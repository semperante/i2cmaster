==> flow/design.v <==
module i2cAvs             
    ( input  logic           clk,
      input  logic           reset,        
      input  logic [ 1 : 0 ] avsAdr,
      input  logic           avsWr,
      input  logic [ 7 : 0 ] avsWrData,
      input  logic           avsRd,
      output logic [ 7 : 0 ] avsRdData,
      output logic           insIrq,
      output logic           cmdBegin,     
      output logic           cmdClear,     
      output logic           cmdBitStart,  
      output logic           cmdBitWr,     
      output logic           cmdBitAck,    
      output logic           cmdBitStop,   
      output logic [ 7 : 0 ] cmdByteWr,    
      input  logic           cmdRdy,       
      input  logic [ 7 : 0 ] cmdByteRd,    
      input  logic [ 1 : 0 ] cmdErr,       
      input  logic           cmdBusy,      
      input  logic           cmdWait );    
   logic rmapModEn;
   logic rmapIrqEn;
   logic rmapIrqBit;
   always_ff @( posedge clk, posedge reset )
      if ( reset ) begin    
         avsRdData  <= 8'b0;
         cmdBegin   <= 1'b0;
         cmdClear   <= 1'b0;  
         cmdByteWr  <= 8'b0;         
         rmapModEn  <= 1'b0;
         rmapIrqEn  <= 1'b0; 
         rmapIrqBit <= 1'b0;
      end else begin   
         cmdBegin <= 1'b0;
         cmdClear <= 1'b0;  
         if ( cmdRdy )
            rmapIrqBit <= 1'b1;
         if ( avsWr ) begin
            case ( avsAdr )
               2'd0 : begin
                  if ( avsWrData[ 0 ] ) begin  
                     cmdClear   <= 1'b1;  
                     cmdByteWr  <= 8'b0;
                     rmapModEn  <= 1'b0;
                     rmapIrqEn  <= 1'b0;
                     rmapIrqBit <= 1'b0;
                  end else begin
                     rmapModEn <= avsWrData[ 7 ];
                     if ( ~avsWrData[ 7 ] ) begin
                        cmdClear   <= 1'b1;  
                        rmapIrqBit <= 1'b0;
                     end
                     rmapIrqEn <= avsWrData[ 6 ];
                  end 
               end
               2'd1 : begin
                  rmapIrqBit <= avsWrData[ 0 ];
               end
               2'd2 : begin
                  cmdByteWr <= avsWrData;
               end
               default : begin  
                  if ( rmapModEn ) begin
                     cmdBegin <= 1'b1;  
                  end
                  rmapIrqBit <= 1'b0;
               end
            endcase
         end  
         if ( avsRd ) begin
            case ( avsAdr )
               2'd0 : begin
                  avsRdData <= { rmapModEn, rmapIrqEn, 6'b0 };
               end
               2'd1 : begin
                  avsRdData <= { 7'b0, rmapIrqBit };
               end
               2'd2 : begin
                  avsRdData <= cmdByteRd;
               end
               default : begin  
                  avsRdData <= { cmdBusy, cmdWait, 4'b0, cmdErr };
               end
            endcase
         end  
      end
   always_ff @( posedge clk )  
      if ( avsWr && avsAdr == 2'd3 ) begin
         cmdBitStart <= avsWrData[ 7 ];
         cmdBitWr    <= avsWrData[ 6 ];
         cmdBitAck   <= avsWrData[ 5 ];
         cmdBitStop  <= avsWrData[ 4 ];
      end
   assign insIrq = ( rmapModEn & rmapIrqEn ) ? rmapIrqBit : 1'b0;
endmodule
# From RTL to reports: i2cAvs
# The steps from the RTL of i2cAvs to its reports follow in flow order.
# Line numbers count from 1 in the design file above.
# Operators: Yosys type, input widths -> output width; for muxes data width and select width s.
# A cell with n/a has no value.
# inputs
design	i2cAvs
clock_port	clk
cell_library	sky130hd
corner	tt_025C_1v80

# Word-level counts
# Source: Yosys, flattened and elaborated, memories not mapped. Widths are those after wreduce. Registers that Yosys merges into a memory's read port (data or address) are not register bits. Print and check cells do not count. Equal cells are merged and count once.
# op_classes
eq_ne	4
mux	18
n_logic	1
n_reduce_logical	6
# ops
op	count
$pmux 8 s3	1
$pmux 8 s2	1
$mux 1	14
$mux 8	1
$eq 2x2->1 const B	2
$reduce_and 3->1	1
$reduce_or 3->1	1
$pmux 1 s3	1
$eq 2x1->1 const B	1
$ne 2x2->1 const B	1
$logic_not 2->1	1
$reduce_and 2->1	1
$reduce_bool 2->1	1
$and 1x1->1	1
$logic_and 1x1->1	1
# word_totals
ff_bits	25
in_bits	27
wordCells	40

# Depth
# Yosys ltp: most cells in a row. Word level: on the elaborated netlist, between registers, memories and ports. Mapped: between sequential cells and ports; inverters and the memories' decode and read muxes count.
# logic_depth
ltp_word	5
ABC_AREA	0
depth_mapped	4
mapped_depth_nobuf	3

# After synthesis
# Source: synth_stat.txt of the flow (Yosys; design flattened, memories mapped). It holds for the ABC_AREA given above (unset counts as 0); a run with the other value may have another netlist.
# The area totals of this step are shown rounded.
# synth_totals
mapped_cells	87
mapped_area_um2	1000
sequential_area_um2	650
flip_flops	25
buffers	5
# by_type
type	count	area_total_um2
sky130_fd_sc_hd__dfrtp_1	21	525.504
sky130_fd_sc_hd__edfxtp_1	4	120.115
sky130_fd_sc_hd__a22o_1	8	70.067
sky130_fd_sc_hd__mux2_2	4	45.043
sky130_fd_sc_hd__o22ai_1	5	31.28
sky130_fd_sc_hd__nand2_1	7	26.275
sky130_fd_sc_hd__nor2b_1	4	25.024
sky130_fd_sc_hd__inv_1	6	22.522
sky130_fd_sc_hd__a22oi_1	2	15.014
sky130_fd_sc_hd__buf_2	3	15.014
sky130_fd_sc_hd__mux2_4	1	15.014
sky130_fd_sc_hd__nor2_1	4	15.014
sky130_fd_sc_hd__and2_1	2	12.512
sky130_fd_sc_hd__and3_1	2	12.512
sky130_fd_sc_hd__buf_6	1	11.261
sky130_fd_sc_hd__a21oi_1	2	10.01
sky130_fd_sc_hd__mux2i_1	1	10.01
sky130_fd_sc_hd__o21ai_0	2	10.01
# Not listed: further types 8, cells in them 8.

# Timing after synthesis
# Source: OpenSTA report_checks on the synthesized netlist (no wires, ideal clock, input and output delay 20% of the period each), path of least setup slack; recovery checks are left aside. Register names are those of the netlist, which keeps one name where synthesis merged equal registers.
# synth_timing
path_type	in2reg
startpoint	input port avsAdr[0]
endpoint	register avsRdData[6]
period_ns	1.98
in_delay_ns	0.396
setup_ns	0.126
t_first_pin_ns	0.396
arrival_time_ns	1.040
t_required_ns	1.854
path_slack_ns	0.814
path_delay_ns	0.770
path_stages	4
path_buffers	1
period_less_setup_slack_ns	1.166
# "path_delay_ns" = arrival - input delay + setup time.
# "path_stages": output pins that drive a net of the path, with the launching flip-flop's if there is one; two outputs of one cell count as two.
# "period_less_setup_slack_ns" is the clock period less the worst setup slack; recovery checks do not enter. This is arithmetic on one report: input and output delays are still those of the set period (20% each).
# Between the ends stands the longest chain of elaborated cells between them, by number of cells; it is not shown to be the way that was timed. Of several equally long chains one is given.
# A line is the first line of the expression or statement that the cell stems from. Yosys adds cells for indexed reads and writes and turns some case tables into memories.
# At most two assigning lines are given for a register; there are more.
# synth_via
path_cell_list	sky130_fd_sc_hd__buf_6 > sky130_fd_sc_hd__mux2_4 > sky130_fd_sc_hd__a22oi_1 > sky130_fd_sc_hd__a21oi_1
elab_chain_len	2
cone_cells	4
classes_between	eq/ne: 2; mux: 1; reduce/logical: 1
# synth_lines
item	line	source
start: declaration	4	input  logic [ 1 : 0 ] avsAdr,
$eq 2x2->1	72	case ( avsAdr )
$pmux 8 s3	72
end: assignment	74	avsRdData <= { rmapModEn, rmapIrqEn, 6'b0 };
end: assignment	77	avsRdData <= { 7'b0, rmapIrqBit };
end: declaration	8	output logic [ 7 : 0 ] avsRdData,

--- runs ---
Module i2cAvs, platform sky130hd: 2 stored runs of the flow (Yosys, OpenROAD) with differing settings, in no particular order. Input and output delays are each 20% of the period that was set; the output load is 0.01 pF.

Job 1, flow files:
==> flow/run.sh <==
#!/bin/bash
# the make line also repeats the synthesis and layout settings of config.mk as NAME=value (left out here)
make -C /OpenROAD-flow-scripts/flow DESIGN_CONFIG=/design/flow/config.mk WORK_HOME=/design/flow/orfs CLKGATE_MAP_FILE= finish
==> flow/config.mk <==
export PLATFORM = sky130hd
export DESIGN_NAME = i2cAvs
export DESIGN_NICKNAME = i2cAvs
export VERILOG_FILES = /design/flow/design.v
export SDC_FILE = /design/flow/constraint.sdc
export NUM_CORES = 4
export LEC_CHECK = 0
export CAP_MARGIN = 20
export CELL_PAD_IN_SITES_DETAIL_PLACEMENT = 2
export CELL_PAD_IN_SITES_GLOBAL_PLACEMENT = 0
export CORE_MARGIN = 2
export CORE_UTILIZATION = 51
export GPL_TIMING_DRIVEN = 0
export MAX_ROUTING_LAYER = met5
export SLEW_MARGIN = 0
export TNS_END_PERCENT = 30
==> flow/constraint.sdc <==
create_clock -name core_clock -period 1.5 [get_ports {clk}]
set_input_delay 0.3000 -clock core_clock [delete_from_list [all_inputs] [get_ports {clk}]]
set_output_delay 0.3000 -clock core_clock [all_outputs]
set_load 0.01 [all_outputs]

Job 1: not finished: placement ended with error DPL-0033

Job 2, flow files:
==> flow/run.sh <==
#!/bin/bash
# the make line also repeats the synthesis and layout settings of config.mk as NAME=value (left out here)
make -C /OpenROAD-flow-scripts/flow DESIGN_CONFIG=/design/flow/config.mk WORK_HOME=/design/flow/orfs CLKGATE_MAP_FILE= finish
==> flow/config.mk <==
export PLATFORM = sky130hd
export DESIGN_NAME = i2cAvs
export DESIGN_NICKNAME = i2cAvs
export VERILOG_FILES = /design/flow/design.v
export SDC_FILE = /design/flow/constraint.sdc
export NUM_CORES = 4
export LEC_CHECK = 0
export CAP_MARGIN = 20
export CELL_PAD_IN_SITES_GLOBAL_PLACEMENT = 3
export CORE_MARGIN = 5
export CORE_UTILIZATION = 66
export GPL_ROUTABILITY_DRIVEN = 0
export MIN_ROUTING_LAYER = met1
export PLACE_DENSITY_LB_ADDON = 0.11
export SLEW_MARGIN = 20
==> flow/constraint.sdc <==
create_clock -name core_clock -period 0.881 [get_ports {clk}]
set_input_delay 0.1762 -clock core_clock [delete_from_list [all_inputs] [get_ports {clk}]]
set_output_delay 0.1762 -clock core_clock [all_outputs]
set_load 0.01 [all_outputs]

Job 2: not finished: placement ended with error FLW-0024
--- end ---
